==> flow/design.v <==
module pwm(clk, rst_n, period, pulse_width, enable, pwm_out);
parameter WIDTH = 8;
input wire clk, rst_n;
input wire[WIDTH - 1:0] period;
input wire[WIDTH - 1:0] pulse_width;
input wire enable;
output wire pwm_out;
reg[WIDTH - 1:0] ticks_d, ticks_q;
reg pwm_q, pwm_d;
always@(*)
begin
	ticks_d = ticks_q + 1'b1;
	if(ticks_d > period)
	begin
		ticks_d = 8'b0;
	end
	pwm_d = (ticks_d < pulse_width)?1'b1:1'b0;
end
always @(posedge clk)
begin
	if(!rst_n)
	begin
		ticks_q <= 8'b0;
	end
	else
	begin
		ticks_q <= ticks_d;
	end
	pwm_q <= pwm_d;
end
assign pwm_out = (enable == 1)?pwm_q:1'b0;
endmodule
# Tool chain data of pwm
# Tool output for the design above, in the order of the flow.
# Lines are those of the file above, counted from 1.
# Library cell names are shortened.
# The mark -- stands for no value.
# inputs
top_module	pwm
clk_port	clk
cell_library	sky130hd
pvt_corner	tt_025C_1v80

# After elaboration
# Counts by Yosys on the flattened word-level netlist (proc, flatten, opt, wreduce; memories kept). Register bits leave out memories and registers merged into their read ports (data or address); mux counts leave out enables and synchronous resets folded into registers. Print and check cells are left out. Cells with the same type and inputs are merged into one.
# bits
inputBits	19
register_bits	9
# classes
mux	3
compare	2
add_sub_neg	1
# ops
operator	n
adder 8 x 1 -> 8 bit (second input constant)	1
greater-than comparator 8 bit	1
less-than comparator 8 bit	1
two-way mux 8 bit	1
two-way mux 1 bit	2

# Longest topological paths
# Yosys ltp: most cells in a row. Word level: on the elaborated netlist, between registers, memories and ports. Mapped: between sequential cells and ports; inverters and the memories' decode and read muxes count.
# logic_depth
ltp_word	5
ABC_AREA	0
ltp_mapped	16
depth_no_buf	16

# Synthesis result
# Source: synth_stat.txt of the flow (Yosys; design flattened, memories mapped). It holds for the ABC_AREA given above (unset counts as 0); a run with the other value may have another netlist.
# by_type
cell_type	n
ha_1	16
dfxtp_1	9
inv_1	23
nor2_1	17
xnor2_1	3
xor2_1	3
a21oi_1	5
o21ai_4	1
a21o_1	2
nand2_1	4
nand3_1	3
o21a_1	2
nand4_1	2
nor2b_1	2
o211ai_2	1
o221a_1	1
a2111oi_0	1
and4_1	1
# Not listed: further types 6, cells in them 6.
# synth_totals
flip_flops	9
buf_cells	0
area_mm2	0.0007908
cells	102

# Timing after synthesis
# Path of least setup slack by OpenSTA after synthesis, without wires, with an ideal clock, recovery checks aside; 20% of the period is set as input and as output delay. Where synthesis merged equal registers, the netlist keeps one of their names.
# synth_path
kind	input to register
startpoint	input period[7]
endpoint	register pwm_q
input_delay_ps	888
arrival_ps	2873
t_first_pin_ps	888
n_path_buf	0
path_slack_ps	1448
required_time_ps	4321
stages	12
delay_ps	2104
tclk_ps	4440
period_less_setup_slack_ps	2992
# "delay_ps" is the arrival time less input delay plus setup time.
# "stages": output pins that drive a net of the path, with the launching flip-flop's if there is one; two outputs of one cell count as two.
# "period_less_setup_slack_ps" = period - worst setup slack (recovery checks aside). The figure is calculated, with input and output delays left at 20% of the set period.
# Between the ends stands the longest chain of elaborated cells between them, by number of cells; it is not shown to be the way that was timed. Of several equally long chains one is given.
# A line is the first line of the expression or statement that the cell stems from. Yosys adds cells for indexed reads and writes and turns some case tables into memories.
# synth_via
path_cell_list	inv_1 -> ha_1 -> nand4_1 -> nor2b_1 -> inv_1 -> o21ai_4 -> nor2_1 -> ha_1 -> and4_1 -> o21ai_1 -> or3b_1 -> o221a_1
elab_chain_cells	4
cells_between	4
cone_lines	2
# synth_rtl
item	line_no	text
start: declaration	4	input wire[WIDTH - 1:0] period;
greater-than comparator 8 bit	13	if(ticks_d > period)
two-way mux 8 bit	13
less-than comparator 8 bit	17	pwm_d = (ticks_d < pulse_width)?1'b1:1'b0;
two-way mux 1 bit	17
end: assignment	29	pwm_q <= pwm_d;
end: declaration	9	reg pwm_q, pwm_d;
# Some nets on the timed path still bear RTL names; the line given drives or declares the net.
# synth_named_nets
net	line_no
ticks_d[7]	13

# Worst path after layout
# Path of least setup slack in the final report of flow run A (OpenROAD, finished layout, wires in). Where an end is a register, its clock arrival counts in the times.
# The path's times are printed in steps of 10 ps; the period is the one set.
# layout_path
kind	input to register
startpoint	input period[7]
endpoint	register pwm_q
tclk_ps	5480
stages	13
t_first_pin_ps	1100
arrival_ps	3740
path_slack_ps	1900
required_time_ps	5640
input_delay_ps	1100
n_path_buf	1
# Between the ends stands the longest chain of elaborated cells between them, by number of cells; it is not shown to be the way that was timed. Of several equally long chains one is given.
# layout_via
path_cell_list	clkdlybuf4s50_1 -> inv_1 -> ha_1 -> nand4_1 -> nor2b_1 -> inv_1 -> o21ai_4 -> nor2_1 -> ha_1 -> and4_1 -> o21ai_1 -> or3b_1 -> o221a_1
elab_chain_cells	4
cells_between	4
cone_lines	2
# layout_rtl
item	line_no	text
start: declaration	4	input wire[WIDTH - 1:0] period;
greater-than comparator 8 bit	13	if(ticks_d > period)
two-way mux 8 bit	13
less-than comparator 8 bit	17	pwm_d = (ticks_d < pulse_width)?1'b1:1'b0;
two-way mux 1 bit	17
end: assignment	29	pwm_q <= pwm_d;
end: declaration	9	reg pwm_q, pwm_d;
# Some nets on the timed path still bear RTL names; the line given drives or declares the net.
# layout_named_nets
net	line_no
ticks_d[6]	13

## Implementation results

Top module pwm; platform sky130hd; tools Yosys and OpenROAD; 2 stored runs in no particular order. Input and output delays are each 20% of the period that was set; the output load is 0.01 pF.
"achieved_period_ps": clock period set for the run, less the worst setup slack. It is reckoned from that one timing run; input and output delays stay at 20% of the period that was set.
"critical_path_time_ps" = time allowed to the worst setup path (clock period - input delay - output delay, where it has them) - its slack; a late launch clock adds to it, a late capture clock takes from it.
"power.total_uw" rests on the timing tool's default activity at the inputs, not on a simulated workload.
"critical_path_time_ps" is given in steps of 10 ps.

Flow run A, flow files:
==> flow/run.sh <==
#!/bin/bash
# the make line also repeats the synthesis and layout settings of config.mk as NAME=value (left out here)
make -C /OpenROAD-flow-scripts/flow DESIGN_CONFIG=/design/flow/config.mk WORK_HOME=/design/flow/orfs CLKGATE_MAP_FILE= finish
==> flow/config.mk <==
export PLATFORM = sky130hd
export DESIGN_NAME = pwm
export DESIGN_NICKNAME = pwm
export VERILOG_FILES = /design/flow/design.v
export SDC_FILE = /design/flow/constraint.sdc
export NUM_CORES = 4
export LEC_CHECK = 0
export CAP_MARGIN = 25
export CELL_PAD_IN_SITES_DETAIL_PLACEMENT = 0
export CORE_ASPECT_RATIO = 0.99
export CORE_MARGIN = 2
export CORE_UTILIZATION = 48
export CTS_CLUSTER_DIAMETER = 337
export GPL_TIMING_DRIVEN = 1
export MAX_ROUTING_LAYER = met4
export PLACE_DENSITY_LB_ADDON = 0.27
export SETUP_SLACK_MARGIN = -0.24
export SLEW_MARGIN = 20
==> flow/constraint.sdc <==
create_clock -name core_clock -period 5.48 [get_ports {clk}]
set_input_delay 1.0960 -clock core_clock [delete_from_list [all_inputs] [get_ports {clk}]]
set_output_delay 1.0960 -clock core_clock [all_outputs]
set_load 0.01 [all_outputs]

==> results of flow run A, as CSV <==
result,value
post_synth_area_mm2,0.0007908
critical_path_time_ps,2490
critical_path_type,"input to register"
holdWs_ps,484
achieved_period_ps,3582
worstSetupSlack_ps,1898
finish.stdcell_area_mm2,0.0010272
die_mm2,0.001988
power.total_uw,169.7

Flow run B, flow files:
==> flow/run.sh <==
#!/bin/bash
# the make line also repeats the synthesis and layout settings of config.mk as NAME=value (left out here)
make -C /OpenROAD-flow-scripts/flow DESIGN_CONFIG=/design/flow/config.mk WORK_HOME=/design/flow/orfs CLKGATE_MAP_FILE= finish
==> flow/config.mk <==
export PLATFORM = sky130hd
export DESIGN_NAME = pwm
export DESIGN_NICKNAME = pwm
export VERILOG_FILES = /design/flow/design.v
export SDC_FILE = /design/flow/constraint.sdc
export NUM_CORES = 4
export LEC_CHECK = 0
export ABC_AREA = 1
export CAP_MARGIN = 25
export CORE_ASPECT_RATIO = 0.58
export CORE_MARGIN = 2
export CORE_UTILIZATION = 64
export CTS_CLUSTER_SIZE = 43
export GPL_TIMING_DRIVEN = 1
export PLACE_DENSITY_LB_ADDON = 0.04
export SLEW_MARGIN = 20
export TNS_END_PERCENT = 30
==> flow/constraint.sdc <==
create_clock -name core_clock -period 3.11 [get_ports {clk}]
set_input_delay 0.6220 -clock core_clock [delete_from_list [all_inputs] [get_ports {clk}]]
set_output_delay 0.6220 -clock core_clock [all_outputs]
set_load 0.01 [all_outputs]

Flow run B: stopped before the end: floorplanning reported PDN-0185
